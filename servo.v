==> flow/design.v <==
`timescale 1ns / 1ps
module servo(
    input  wire clk,         
    output wire servo_out,
    output wire led
);
reg [18:0] counter = 0;
reg servo_reg = 0;
reg [15:0] control = 0;    
reg toggle = 1;
always @(posedge clk) begin
    counter <= counter + 1;
    if(counter == 19'd499999)
        counter <= 0;
    if(counter < (19'd25000 + control))
        servo_reg <= 1;
    else
        servo_reg <= 0;
    if(control == 16'd25000)
        toggle <= 0;
    if(control == 0)
        toggle <= 1;
    if(counter == 0) begin
        if(toggle == 0)
            control <= control - 16'd1000;
        else
            control <= control + 16'd1000;
    end
end
assign servo_out = servo_reg;
assign led = toggle;
endmodule
Step by step through the tools: servo
What the tools print for servo, step after step.
Line numbers count from 1 in the design file above.
Library cell names are shortened.
Not given: n/a
Inputs
  design top: servo
  clock: clk
  cell library: sky130hd
  corner: tt_025C_1v80

Elaborated design
Source: Yosys, flattened and elaborated, memories not mapped. Widths are those after wreduce; folded enables and synchronous resets count as part of the registers. Registers that Yosys merges into a memory's read port (data or address) are not register bits. Print and check cells do not count. Equal cells are merged and count once.
Storage and ports
  flip-flop bits (word level): 37
  input bits: 1
  output and inout bits: 2
  word-level cells: 15
Cells by class
  add/subtract/negate cells: 4
  magnitude comparators: 1
  equal/unequal tests: 2
  multiplexer cells: 2
  reduce/logical cells: 2
Operators with widths (number)
  19-bit by 1-bit adder with 19-bit output with constant B: 1
  19-bit by 17-bit < comparator with 1-bit output: 1
  19-bit == test with constant B: 1
  19-bit zero test: 1
  15-bit by 16-bit adder with 17-bit output with constant A: 1
  16-bit by 10-bit adder with 16-bit output with constant B: 1
  16-bit by 10-bit subtractor with 16-bit output with constant B: 1
  16-bit by 15-bit == test with 1-bit output with constant B: 1
  16-bit zero test: 1
  16-bit two-way mux: 1
  1-bit two-way mux: 1

Logic depth
Yosys ltp: most cells in a row. Word level: on the elaborated netlist, between registers, memories and ports. Mapped: between sequential cells and ports; inverters and the memories' decode and read muxes count.
Logic depth
  word-level depth: 3
  ABC_AREA: 1
  depth in mapped cells: 13
  depth with buffers taken out: 13

Netlist
Yosys stat after the flow's synthesis: flattened, memories mapped to cells. It holds for the ABC_AREA given above (unset counts as 0); a run with the other value may have another netlist.
Cells by type
  dfxtp_1: number 21, area in all 420.403 µm²
  edfxtp_1: number 13, area in all 390.374 µm²
  ha_1: number 29, area in all 362.848 µm²
  nand2_1: number 89, area in all 334.07 µm²
  xor2_1: number 25, area in all 218.96 µm²
  inv_1: number 48, area in all 180.173 µm²
  nor2_1: number 44, area in all 165.158 µm²
  nand3_1: number 23, area in all 115.11 µm²
  a21oi_1: number 20, area in all 100.096 µm²
  nand4_1: number 14, area in all 87.584 µm²
  o21ai_0: number 13, area in all 65.062 µm²
  nor3_1: number 9, area in all 45.043 µm²
  xnor2_1: number 3, area in all 26.275 µm²
  nor2_4: number 2, area in all 22.522 µm²
  o21bai_1: number 3, area in all 22.522 µm²
  fa_1: number 1, area in all 20.019 µm²
  nand3_2: number 2, area in all 20.019 µm²
  nand3_4: number 1, area in all 17.517 µm²
Not listed: further types 9, cells in them 11.
Mapped netlist
  mapped cells: 371
  mapped area: 2695.1 µm²
  sequential area: 810.8 µm²
  flip-flops: 34
  buffer cells: 0

Path before layout
OpenSTA on the mapped netlist: ideal clock, no wires. The path of least setup slack (recovery checks aside). Input and output delay are each 20% of the period. Register names are those of the netlist, which keeps one name where synthesis merged equal registers.
Path post-synthesis
  kind: flip-flop to flip-flop
  start: reg counter[0]
  end: reg control[10]
  clock period: 3.07 ns
  setup time: 0.417 ns
  launch time at the first pin: 0.000 ns
  arrival: 1.978 ns
  data required time: 2.653 ns
  path slack: 0.675 ns
  path delay: 2.395 ns
  stages: 5
  buffers on the path: 0
  period reached after synthesis: 2.395 ns
"path delay" = arrival - input delay + setup time.
"stages" counts driving pins, that of a launching flip-flop among them; a cell with two outputs on the path counts twice.
"period reached after synthesis" is the clock period less the worst setup slack; recovery checks do not enter. This is arithmetic on one report: input and output delays are still those of the set period (20% each).
Between the ends stands the longest chain of elaborated cells between them, by number of cells; it is not shown to be the way that was timed. Of several equally long chains one is given.
Each line given opens the expression or statement behind the cell; cells for indexed reads and writes are added by Yosys, which also makes memories of some case tables.
On the way, post-synthesis
  path through: dfxtp_1 -> inv_1 -> ha_1 -> nand3_1 -> nor4_1
  cells in the longest elaborated chain: 1
  elaborated cells between the ends (all ways): 1
  source lines of those cells: 1
  classes of those cells: reduce/logical (1)
RTL lines, path post-synthesis
  from (decl): RTL line 7  | reg [18:0] counter = 0;
  from (assign): RTL line 12  | counter <= counter + 1;
  from (assign): RTL line 14  | counter <= 0;
  19-bit zero test: RTL line 23  | if(counter == 0) begin
  to (assign): RTL line 25  | control <= control - 16'd1000;
  to (assign): RTL line 27  | control <= control + 16'd1000;
  to (decl): RTL line 9  | reg [15:0] control = 0;

Worst path after layout
Path of least setup slack in the final report of flow run A (OpenROAD, finished layout, wires in). Where an end is a register, its clock arrival counts in the times.
Path post-layout
  kind: flip-flop to flip-flop
  start: reg control[3]
  end: reg servo_reg
  clock period: 2.93 ns
  setup time: 0.11 ns
  launch time at the first pin: 0.28 ns
  arrival: 2.54 ns
  data required time: 3.10 ns
  path slack: 0.56 ns
  stages: 13
  buffers on the path: 0
Between the ends stands the longest chain of elaborated cells between them, by number of cells; it is not shown to be the way that was timed. Of several equally long chains one is given.
On the way, post-layout
  path through: edfxtp_1 -> ha_1 -> o21ai_0 -> nand2_1 -> nand2_1 -> nor2_1 -> xor2_1 -> ha_1 -> nand2_1 -> o21ai_0 -> nand2_1 -> nand3_1 -> a21oi_1
  cells in the longest elaborated chain: 3
  elaborated cells between the ends (all ways): 3
  source lines of those cells: 1
  classes of those cells: add/sub (1); compare (1); mux (1)
RTL lines, path post-layout
  from (decl): RTL line 9  | reg [15:0] control = 0;
  from (assign): RTL line 25  | control <= control - 16'd1000;
  from (assign): RTL line 27  | control <= control + 16'd1000;
  15-bit by 16-bit adder with 17-bit output: RTL line 15  | if(counter < (19'd25000 + control))
  19-bit by 17-bit < comparator with 1-bit output: RTL line 15
  1-bit two-way mux: RTL line 15
  to (assign): RTL line 16  | servo_reg <= 1;
  to (assign): RTL line 18  | servo_reg <= 0;
  to (decl): RTL line 8  | reg servo_reg = 0;

FLOW RESULTS
============

Stored flow runs of servo (2 of them; Yosys, OpenROAD, sky130hd). They differ in their settings and are not a sequence. Constraints: input delay and output delay 20% of the set period each, output load 0.01 pF.
"achieved clock period (ns)" = clock period - worst setup slack. The figure is calculated, with input and output delays left at 20% of the set period.
By "finish__power__total" is meant OpenSTA's value without simulated activity: inputs other than the clock are taken to toggle once in ten clock periods, and the tool carries that through the logic.

settings of flow run A
{
  "period_ns": 2.93,
  "CORE_UTILIZATION": 28,
  "SETUP_SLACK_MARGIN": 0.28,
  "PLACE_DENSITY_LB_ADDON": 0.28,
  "CORE_ASPECT_RATIO": 0.55,
  "CELL_PAD_IN_SITES_GLOBAL_PLACEMENT": 0,
  "ABC_AREA": 1,
  "CTS_CLUSTER_SIZE": 21,
  "CAP_MARGIN": 15,
  "MIN_ROUTING_LAYER": "met1",
  "CORE_MARGIN": 2,
  "SLEW_MARGIN": 20
}
report of flow run A
yosys chip area after synthesis (um^2): 2695.1
finish__design__die__area: 10461.6
finish__design__instance__utilization: 0.3261
finish__timing__setup__ws: 0.557
finish__timing__setup__tns: 0.000
finish__power__total: 1.025e-03
achieved clock period (ns): 2.373

settings of flow run B
{
  "period_ns": 3.17,
  "CORE_UTILIZATION": 62,
  "PLACE_DENSITY_LB_ADDON": 0.06,
  "CORE_ASPECT_RATIO": 1.07,
  "ABC_AREA": 0,
  "GPL_TIMING_DRIVEN": 1,
  "GPL_ROUTABILITY_DRIVEN": 1,
  "CAP_MARGIN": 30,
  "MIN_ROUTING_LAYER": "met1",
  "CORE_MARGIN": 2,
  "SLEW_MARGIN": 20
}
report of flow run B
yosys chip area after synthesis (um^2): 2363.5
finish__design__die__area: 4322.3
finish__design__instance__utilization: 0.6835
finish__timing__setup__ws: 0.520
finish__timing__setup__tns: 0.000
finish__power__total: 7.840e-04
achieved clock period (ns): 2.650
